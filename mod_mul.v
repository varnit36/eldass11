==> flow/design.v <==
`timescale 1ns / 1ps
module mod_mul(
input clock,
input start,
input [3:0] multiplicand, 
input [3:0] multiplier,        
output reg [7:0] product,
output busy
    );
always@(posedge start)begin
	product = $signed(multiplicand) * $signed(multiplier);
end
endmodule
### Step by step through the tools: mod_mul

What the tools print for mod_mul, step after step.
Lines are those of the file above, counted from 1.
Operators: Yosys type, input widths -> output width; for muxes data width and select width s.
Cell names lack the library's common part.
A cell with -- has no value.

| design | value |
|---|---|
| top | mod_mul |
| clock | start |
| library | sky130hd |
| corner | tt_025C_1v80 |

### After elaboration

Source: Yosys, flattened and elaborated, memories not mapped. Widths are those after wreduce; folded enables and synchronous resets count as part of the registers. Registers that Yosys merges into a memory's read port (data or address) are not register bits. Print and check cells do not count. Equal cells are merged and count once.

| storage and ports | value |
|---|---|
| bits in registers | 8 |
| elaborated cells | 2 |
| input port bits | 10 |

| operators by class | value |
|---|---|
| $mul | 1 |

Operators by type and width:

| kind | count |
|---|---|
| $mul 4x4->8 | 1 |

### Logic depth

Yosys ltp: most cells in a row. Word level: on the elaborated netlist, between registers, memories and ports. Mapped: between sequential cells and ports; inverters and the memories' decode and read muxes count.

| logic depth | value |
|---|---|
| depth after elaboration | 1 |
| ABC_AREA | 0 |
| mapped depth | 11 |
| depth with buffers taken out | 11 |

### Synthesis result

The flow's flattened synthesis, as Yosys stat reports it; memories are mapped. The netlist is that of the ABC_AREA named above (0 if unset); the other value can give another one.

Cell types:

| cell type | count | area in all (um^2) |
|---|---|---|
| fa_1 | 9 | 180.173 |
| dfxtp_1 | 8 | 160.154 |
| ha_1 | 12 | 150.144 |
| and2_1 | 9 | 56.304 |
| inv_1 | 12 | 45.043 |
| xnor2_1 | 3 | 26.275 |
| xnor3_1 | 1 | 22.522 |
| xnor2_2 | 1 | 16.266 |
| a21o_1 | 2 | 15.014 |
| a21oi_1 | 2 | 10.01 |
| xor2_1 | 1 | 8.758 |
| buf_4 | 1 | 7.507 |
| nand2_1 | 2 | 7.507 |
| nor2_1 | 2 | 7.507 |
| o21bai_1 | 1 | 7.507 |
| nand2_2 | 1 | 6.256 |
| nand2b_1 | 1 | 6.256 |
| conb_1 | 1 | 3.754 |

| synthesis totals | value |
|---|---|
| flip-flops | 8 |
| buffer cells | 1 |
| area of sequential cells | 160.2 um^2 |
| cells in the netlist | 69 |
| chip area (Yosys) | 737.0 um^2 |

### Path before layout

OpenSTA on the mapped netlist: ideal clock, no wires. The path of least setup slack (recovery checks aside). Input and output delay are each 20% of the period. Register names are those of the netlist, which keeps one name where synthesis merged equal registers.

| path post-synthesis | value |
|---|---|
| path kind | input to register |
| from | in multiplicand[0] |
| to | reg (no name shown) |
| stages on the path | 10 |
| launch time at the first pin | 664 ps |
| clock period | 3320 ps |
| data arrival time | 3359 ps |
| setup slack | -159 ps |
| delay of the path | 2815 ps |
| library setup time | 120 ps |
| synthesis period reached | 3479 ps |

"delay of the path" is the arrival time less input delay plus setup time.
"stages on the path": output pins that drive a net of the path, with the launching flip-flop's if there is one; two outputs of one cell count as two.
"synthesis period reached" = period - worst setup slack (recovery checks aside). The figure is calculated, with input and output delays left at 20% of the set period.
Between the ends stands the longest chain of elaborated cells between them, by number of cells; it is not shown to be the way that was timed. Of several equally long chains one is given.
Each line given opens the expression or statement behind the cell; cells for indexed reads and writes are added by Yosys, which also makes memories of some case tables.

| between the ends, post-synthesis | value |
|---|---|
| path through | nand2b_1 > fa_1 > fa_1 > fa_1 > inv_1 > ha_1 > fa_1 > a21o_1 > a21oi_1 > xnor2_1 |
| cells in the longest elaborated chain | 1 |

Ends and longest elaborated chain, post-synthesis:

| element | RTL line | RTL |
|---|---|---|
| start: declaration | 5 | `input [3:0] multiplicand,` |
| $mul 4x4->8 | 11 |  |
| end: assignment | 11 |  |
| end: declaration | 7 |  |

### Timing after layout

From the final timing report of entry B: the path of least setup slack in the routed layout; clock arrival at registers is part of the times.
The report prints the path's times to 10 ps; the period is as set.

| path post-layout | value |
|---|---|
| path kind | input to register |
| from | in multiplicand[0] |
| to | reg (no name shown) |
| launch time at the first pin | 550 ps |
| clock period | 2770 ps |
| setup slack | -240 ps |
| library setup time | 70 ps |
| stages on the path | 11 |
| data arrival time | 3200 ps |

Between the ends stands the longest chain of elaborated cells between them, by number of cells; it is not shown to be the way that was timed. Of several equally long chains one is given.

| between the ends, post-layout | value |
|---|---|
| path through | buf_6 > nand2b_4 > fa_1 > fa_1 > fa_1 > inv_2 > ha_4 > fa_2 > a21o_1 > a21oi_2 > xnor2_1 |
| cells in the longest elaborated chain | 1 |

Ends and longest elaborated chain, post-layout:

| element | RTL line | RTL |
|---|---|---|
| start: declaration | 5 | `input [3:0] multiplicand,` |
| $mul 4x4->8 | 11 |  |
| end: assignment | 11 |  |
| end: declaration | 7 |  |

Lab notebook: mod_mul

mod_mul through Yosys and OpenROAD on sky130hd: 2 stored runs, unordered, with their settings and measured results. The constraints put input and output delay at 20% of the set period each and load the outputs with 0.01 pF.
"power consumption" is the tool's figure for a default switching activity; nothing was simulated.
A setting shown as - is not set for that run.
A result given as - is not shown for that run.

| run | period_ns | CORE_UTILIZATION | SETUP_SLACK_MARGIN | PLACE_DENSITY | CELL_PAD_IN_SITES_GLOBAL_PLACEMENT | TNS_END_PERCENT | ABC_AREA | GPL_ROUTABILITY_DRIVEN | CTS_CLUSTER_DIAMETER | MIN_ROUTING_LAYER | CAP_MARGIN | CORE_MARGIN | SLEW_MARGIN | PLACE_DENSITY_LB_ADDON | CTS_CLUSTER_SIZE | utilization after layout | summed negative setup slack (ps) | synthesized cell area (um^2) | full die area (um^2) | power consumption (mW) | worst slack on setup checks (ps) | post-route worst hold slack (ps) | standard-cell area after layout (um^2) |
|---|---|---|---|---|---|---|---|---|---|---|---|---|---|---|---|---|---|---|---|---|---|---|---|
| entry A | 6.82 | 53 | -0.35 | 0.69 | 3 | 55 | 1 | 0 | 185 | met2 | 20 | 2 | 20 | - | - | - | - | - | - | - | - | - | - |
| entry B | 2.77 | 45 | - | - | - | - | 0 | - | 375 | met2 | 20 | 9 | 0 | 0.07 | 39 | 0.765 | -370 | 737.0 | 3418.7 | 0.6403 | -237 | 602 | 1166.1 |

Entry A: stopped before the end: placement reported GPL-0301
